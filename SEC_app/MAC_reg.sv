==> flow/design.v <==
module mac_imp #(parameter integer WIDTH = 8) (
    input logic clk,
    input logic rst, 
    input logic [WIDTH-1:0] a, b,
    output logic [(2*WIDTH)-1:0] result
);
    logic [(2*WIDTH)-1:0] result_s;
    always_ff @(posedge clk) begin
        if (rst) begin
            result_s <= 0;
        end else begin
            result_s <= $signed(a) * $signed(b) + $signed(result_s);
        end
    end
    assign result = result_s;
endmodule
-- Tool chain data of mac_imp
The steps from the RTL of mac_imp to its reports follow in flow order.
Lines are those of the file above, counted from 1.
Library cell names are shortened.
The mark -- stands for no value.
- top: mac_imp
- clock input: clk
- cell library: sky130hd
- library corner: tt_025C_1v80

-- After elaboration
Yosys after proc, flatten, opt, wreduce and memory -nomap, before mapping. Enables and synchronous resets that opt folds into registers are not counted as muxes. Memory bits, and registers merged into a memory's read port (data or address), are not among the register bits. Print and check cells are not counted. Equal cells are merged and count once.
- flip-flop bits (word level) at 16
- noted word-level cells: 3
- $add $sub $neg at 1
- $mul at 1
- operator list (operator ; count):
    8-bit by 8-bit multiplier with 16-bit output ; 1
    16-bit adder ; 1

-- Longest topological paths
Depth = most cells in a row (Yosys ltp): at word level without a register or memory, in the mapped netlist without a sequential cell, where the memories' decode and read muxes count.
- noted depth after elaboration: 2
- noted ABC_AREA: 0
- gate-level depth with buffers at 17
- noted gate-level depth less buffers: 17

-- After synthesis
Yosys stat after the flow's synthesis: flattened, memories mapped to cells. It holds for the ABC_AREA given above (unset counts as 0); a run with the other value may have another netlist.
The area totals of this step are shown rounded.
- cells in the netlist at 338
- cell area after synthesis: 3300 µm²
- flip-flop cells at 16
- buffer cells at 3
- cell types (cell ; count):
    fa_1 ; 71
    ha_1 ; 37
    dfxtp_1 ; 16
    inv_1 ; 71
    and2_1 ; 32
    nand2_1 ; 28
    xnor2_1 ; 10
    a21oi_1 ; 10
    nor2b_1 ; 8
    nor2_1 ; 12
    a21o_1 ; 3
    o211ai_1 ; 3
    o21a_1 ; 3
    xnor3_1 ; 1
    o21ai_0 ; 4
    xor2_1 ; 2
    o311ai_2 ; 1
    xnor2_2 ; 1
Not listed: further types 15, cells in them 25.

-- Path before layout
OpenSTA on the mapped netlist: ideal clock, no wires. The path of least setup slack (recovery checks aside). Input and output delay are each 20% of the period. Register names are those of the netlist, which keeps one name where synthesis merged equal registers.
- kind: input -> register
- from: input a[7]
- to: register result_s[14]
- noted clock period: 6030 ps
- external input delay at 1206 ps
- noted launch time at the first pin: 1206 ps
- arrival at 5396 ps
- required time at 5937 ps
- noted setup slack: 541 ps
- path delay: 4283 ps
- driving pins on the path: 13
- path buffers at 0
- noted period reached after synthesis: 5489 ps
"path delay" = arrival - input delay + setup time.
"driving pins on the path" counts driving pins, that of a launching flip-flop among them; a cell with two outputs on the path counts twice.
"period reached after synthesis" = period - worst setup slack (recovery checks aside). The figure is calculated, with input and output delays left at 20% of the set period.
Between the ends stands the longest chain of elaborated cells between them, by number of cells; it is not shown to be the way that was timed. Of several equally long chains one is given.
Each line given opens the expression or statement behind the cell; cells for indexed reads and writes are added by Yosys, which also makes memories of some case tables.
- cells stage by stage: and2_1 > inv_1 > fa_1 > inv_1 > fa_1 > fa_1 > fa_1 > fa_1 > ha_1 > a21oi_1 > o21a_1 > or2_2 > o311ai_2
- noted cells in the longest elaborated chain: 2
- RTL lines, path after synthesis (element ; RTL line ; source):
    from (decl) ; 4 ; input logic [WIDTH-1:0] a, b,
    8-bit by 8-bit multiplier with 16-bit output ; 12 ; result_s <= $signed(a) * $signed(b) + $signed(result_s);
    16-bit adder ; 12 ;
    to (assign) ; 10 ; result_s <= 0;
    to (assign) ; 12 ;
    to (decl) ; 7 ; logic [(2*WIDTH)-1:0] result_s;

-- Path in the finished layout
From the final timing report of run A: the path of least setup slack in the routed layout; clock arrival at registers is part of the times.
The path's times are printed in steps of 10 ps; the period is the one set.
- kind: input -> register
- from: input a[7]
- to: register result_s[14]
- noted clock period: 5660 ps
- external input delay at 1130 ps
- noted launch time at the first pin: 1130 ps
- arrival at 5640 ps
- required time at 5820 ps
- noted setup slack: 180 ps
- driving pins on the path: 14
- path buffers at 1
Between the ends stands the longest chain of elaborated cells between them, by number of cells; it is not shown to be the way that was timed. Of several equally long chains one is given.
- cells stage by stage: clkdlybuf4s50_1 > and2_1 > inv_1 > fa_1 > inv_1 > fa_1 > fa_1 > fa_1 > fa_1 > ha_4 > a21oi_2 > o21a_1 > or2_2 > o311ai_2
- noted cells in the longest elaborated chain: 2
- RTL lines, path after layout (element ; RTL line ; source):
    from (decl) ; 4 ; input logic [WIDTH-1:0] a, b,
    8-bit by 8-bit multiplier with 16-bit output ; 12 ; result_s <= $signed(a) * $signed(b) + $signed(result_s);
    16-bit adder ; 12 ;
    to (assign) ; 10 ; result_s <= 0;
    to (assign) ; 12 ;
    to (decl) ; 7 ; logic [(2*WIDTH)-1:0] result_s;

Add stored flow runs of mac_imp

Record of 2 stored runs of the RTL-to-layout flow on mac_imp, platform sky130hd. The runs are unordered. Constraints: input delay and output delay 20% of the set period each, output load 0.01 pF.
"achieved clock period": clock period set for the run, less the worst setup slack. It is reckoned from that one timing run; input and output delays stay at 20% of the period that was set.
Measured values are rounded.

Run A
Settings were period_ns = 5.66; CORE_UTILIZATION = 49; CAP_MARGIN = 20; CORE_MARGIN = 2; SLEW_MARGIN = 20
- post-synthesis cell area at 3300 µm²
- noted the post-route worst hold slack: 610 ps
- utilization in the final report: 0.62
- achieved clock period at 5479 ps
- noted the lowest setup slack: 180 ps
- die area at 7500 µm²

Run B
Settings were period_ns = 8.82; CORE_UTILIZATION = 71; SETUP_SLACK_MARGIN = 2.13; CORE_MARGIN = 7; CELL_PAD_IN_SITES_GLOBAL_PLACEMENT = 0; CELL_PAD_IN_SITES_DETAIL_PLACEMENT = 2; GPL_ROUTABILITY_DRIVEN = 0; CTS_CLUSTER_SIZE = 97; SLEW_MARGIN = 5; MIN_ROUTING_LAYER = met1; MAX_ROUTING_LAYER = met5; CAP_MARGIN = 20
- no final report: placement broke off with DPL-0033
