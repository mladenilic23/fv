==> flow/design.v <==
module mac_spec#(parameter integer WIDTH = 8)(
    input logic clk,  
    input logic rst,    
    input logic [WIDTH-1:0] a, b, 
    output logic [(2*WIDTH)-1:0] result 
);
logic [(2*WIDTH)-1:0] mul_result; 
logic [(2*WIDTH)-1:0] add_result; 
always_ff @(posedge clk) begin
    if (rst) begin
        mul_result <= '0;
	add_result <= '0;
    end else begin
        mul_result <= $signed(a) * $signed(b);
        add_result <= $signed(mul_result) + $signed(add_result);  
    end
end
assign result = add_result;
endmodule
# From RTL to reports: mac_spec
# What the tools print for mac_spec, step after step.
# Line numbers count from 1 in the design file above.
# Operators: Yosys type, input widths -> output width; for muxes data width and select width s.
# A cell with n/a has no value.
# design
design	mac_spec
clock_port	clk
cell_library	sky130hd
pvt_corner	tt_025C_1v80

# Elaborated design
# Yosys after proc, flatten, opt, wreduce and memory -nomap, before mapping. Enables and synchronous resets that opt folds into registers are not counted as muxes. Memory bits, and registers merged into a memory's read port (data or address), are not among the register bits. Print and check cells are not counted. Equal cells are merged and count once.
# word_totals
mem_bits_rw	0
mem_count	0
clocked_rd_ports_x_width	0
register_bits	32
latch_bits	0
word_cells	4
rom_bits	0
# classes
cmp	0
multipliers	1
equal	0
bitwise	0
add_sub_neg	1
muxes	0
shifts	0
n_div	0
n_reduce_logical	0
# op_table
op	count
$mul 8x8->16	1
$add 16x16->16	1

# Logic depth
# Yosys ltp: most cells in a row. Word level: on the elaborated netlist, between registers, memories and ports. Mapped: between sequential cells and ports; inverters and the memories' decode and read muxes count.
# depth
word_depth	1
ABC_AREA	0
ltp_mapped	17
depth_no_buf	17

# Synthesis result
# The flow's flattened synthesis, as Yosys stat reports it; memories are mapped. The netlist is that of the ABC_AREA named above (0 if unset); the other value can give another one.
# synth_totals
buf_cells	4
stdcells	449
ff_cells	32
mapped_area_um2	4045.1
# by_type
type	count	type_area_um2
sky130_fd_sc_hd__fa_1	56	1.12E+03
sky130_fd_sc_hd__dfxtp_1	32	640.614
sky130_fd_sc_hd__ha_1	44	550.528
sky130_fd_sc_hd__inv_1	90	337.824
sky130_fd_sc_hd__and2_1	42	262.752
sky130_fd_sc_hd__nor2_1	36	135.13
sky130_fd_sc_hd__nor2b_1	20	125.12
sky130_fd_sc_hd__xnor2_1	14	122.618
sky130_fd_sc_hd__xor2_1	12	105.101
sky130_fd_sc_hd__nand2_1	22	82.579
sky130_fd_sc_hd__a21oi_1	14	70.067
sky130_fd_sc_hd__o21ai_0	9	45.043
sky130_fd_sc_hd__nand2b_1	7	43.792
sky130_fd_sc_hd__a21o_1	4	30.029
sky130_fd_sc_hd__nor3_1	6	30.029
sky130_fd_sc_hd__o21a_1	4	30.029
sky130_fd_sc_hd__a221oi_4	1	26.275
sky130_fd_sc_hd__mux2_2	2	22.522
# Other cell types: 25; their cells: 34.

# Path before layout
# OpenSTA on the mapped netlist: ideal clock, no wires. The path of least setup slack (recovery checks aside). Input and output delay are each 20% of the period. Register names are those of the netlist, which keeps one name where synthesis merged equal registers.
# synth_path
path_kind	input -> register
startpoint	in a[7]
endpoint	reg mul_result[14]
arrival_ns	4.835
in_delay_ns	1.092
tclk_ns	5.46
stages	14
path_slack_ns	0.497
t_first_pin_ns	1.092
delay_ns	3.871
n_path_buf	0
t_required_ns	5.332
setup_ns	0.128
period_less_setup_slack_ns	4.963
# "delay_ns" = arrival - input delay + setup time.
# "stages": output pins that drive a net of the path, with the launching flip-flop's if there is one; two outputs of one cell count as two.
# "period_less_setup_slack_ns" is the clock period less the worst setup slack; recovery checks do not enter. This is arithmetic on one report: input and output delays are still those of the set period (20% each).
# The rows between start and end are the longest chain of elaborated cells between them; the timing report does not say that the signal goes this way. Where chains are equally long, one stands for them.
# Each line given opens the expression or statement behind the cell; cells for indexed reads and writes are added by Yosys, which also makes memories of some case tables.
# synth_via
cell_sequence	sky130_fd_sc_hd__and2_1 -> sky130_fd_sc_hd__fa_1 -> sky130_fd_sc_hd__inv_1 -> sky130_fd_sc_hd__fa_1 -> sky130_fd_sc_hd__inv_1 -> sky130_fd_sc_hd__fa_1 -> sky130_fd_sc_hd__inv_1 -> sky130_fd_sc_hd__fa_1 -> sky130_fd_sc_hd__inv_1 -> sky130_fd_sc_hd__ha_1 -> sky130_fd_sc_hd__or3_1 -> sky130_fd_sc_hd__o41ai_1 -> sky130_fd_sc_hd__xor2_1 -> sky130_fd_sc_hd__nor2_1
elab_chain_len	1
cells_between	1
cone_lines	1
classes_between	mul: 1
# synth_rtl
element	line	source
from (decl)	4	input logic [WIDTH-1:0] a, b,
$mul 8x8->16	14	mul_result <= $signed(a) * $signed(b);
to (assign)	11	mul_result <= '0;
to (assign)	14
to (decl)	7	logic [(2*WIDTH)-1:0] mul_result;

# Worst path after layout
# From the final timing report of job 2: the path of least setup slack in the routed layout; clock arrival at registers is part of the times.
# layout_path
path_kind	input -> register
startpoint	in a[3]
endpoint	reg mul_result[15]
setup_ns	0.12
tclk_ns	3.59
t_required_ns	3.74
path_slack_ns	-0.58
stages	18
arrival_ns	4.32
in_delay_ns	0.72
n_path_buf	2
t_first_pin_ns	0.72
# The rows between start and end are the longest chain of elaborated cells between them; the timing report does not say that the signal goes this way. Where chains are equally long, one stands for them.
# layout_via
cell_sequence	sky130_fd_sc_hd__buf_8 -> sky130_fd_sc_hd__and2_4 -> sky130_fd_sc_hd__fa_1 -> sky130_fd_sc_hd__inv_2 -> sky130_fd_sc_hd__fa_1 -> sky130_fd_sc_hd__inv_1 -> sky130_fd_sc_hd__fa_1 -> sky130_fd_sc_hd__inv_1 -> sky130_fd_sc_hd__fa_1 -> sky130_fd_sc_hd__inv_2 -> sky130_fd_sc_hd__ha_4 -> sky130_fd_sc_hd__nand3_2 -> sky130_fd_sc_hd__nor2_2 -> sky130_fd_sc_hd__o211ai_1 -> sky130_fd_sc_hd__buf_4 -> sky130_fd_sc_hd__a32oi_2 -> sky130_fd_sc_hd__xnor2_1 -> sky130_fd_sc_hd__nor2_1
elab_chain_len	1
cells_between	1
cone_lines	1
classes_between	mul: 1
# layout_rtl
element	line	source
from (decl)	4	input logic [WIDTH-1:0] a, b,
$mul 8x8->16	14	mul_result <= $signed(a) * $signed(b);
to (assign)	11	mul_result <= '0;
to (assign)	14
to (decl)	7	logic [(2*WIDTH)-1:0] mul_result;

# Flow measurements of mac_spec on sky130hd: 2 stored runs with different settings, listed in no order. Input and output delays are each 20% of the period that was set; the output load is 0.01 pF.
# "achieved_clock_period_ns" means the clock period less the worst setup slack. The figure is calculated, with input and output delays left at 20% of the set period.
# "critical_path_time_ns" = time allowed to the worst setup path (clock period - input delay - output delay, where it has them) - its slack; a late launch clock adds to it, a late capture clock takes from it.
# Among the settings, n/a means not set for that run.
# A result given as n/a is not shown for that run.
run	period_ns	CORE_UTILIZATION	SETUP_SLACK_MARGIN	PLACE_DENSITY_LB_ADDON	CELL_PAD_IN_SITES_GLOBAL_PLACEMENT	GPL_ROUTABILITY_DRIVEN	CTS_CLUSTER_DIAMETER	CAP_MARGIN	CORE_MARGIN	SLEW_MARGIN	CORE_ASPECT_RATIO	MAX_ROUTING_LAYER	post_synth_area_um2	achieved_clock_period_ns	finalCellArea_um2	critical_path_time_ns	timing.worst_path_kind	ws_setup_ns	total_die_area_um2	final_setup_tns_ns	worst_hold_slack_ns	layout_utilization_pct
job 1	6.41	54	0.6	0.12	3	1	367	20	2	20	n/a	n/a	n/a	n/a	n/a	n/a	n/a	n/a	n/a	n/a	n/a	n/a
job 2	3.59	55	n/a	0.14	n/a	n/a	169	20	2	20	1.01	met4	4045.1	4.168	5391.4	3.45	input -> register	-0.578	8056.7	-3.495	0.565	75.5
# Job 1: no results, placement failed with FLW-0024
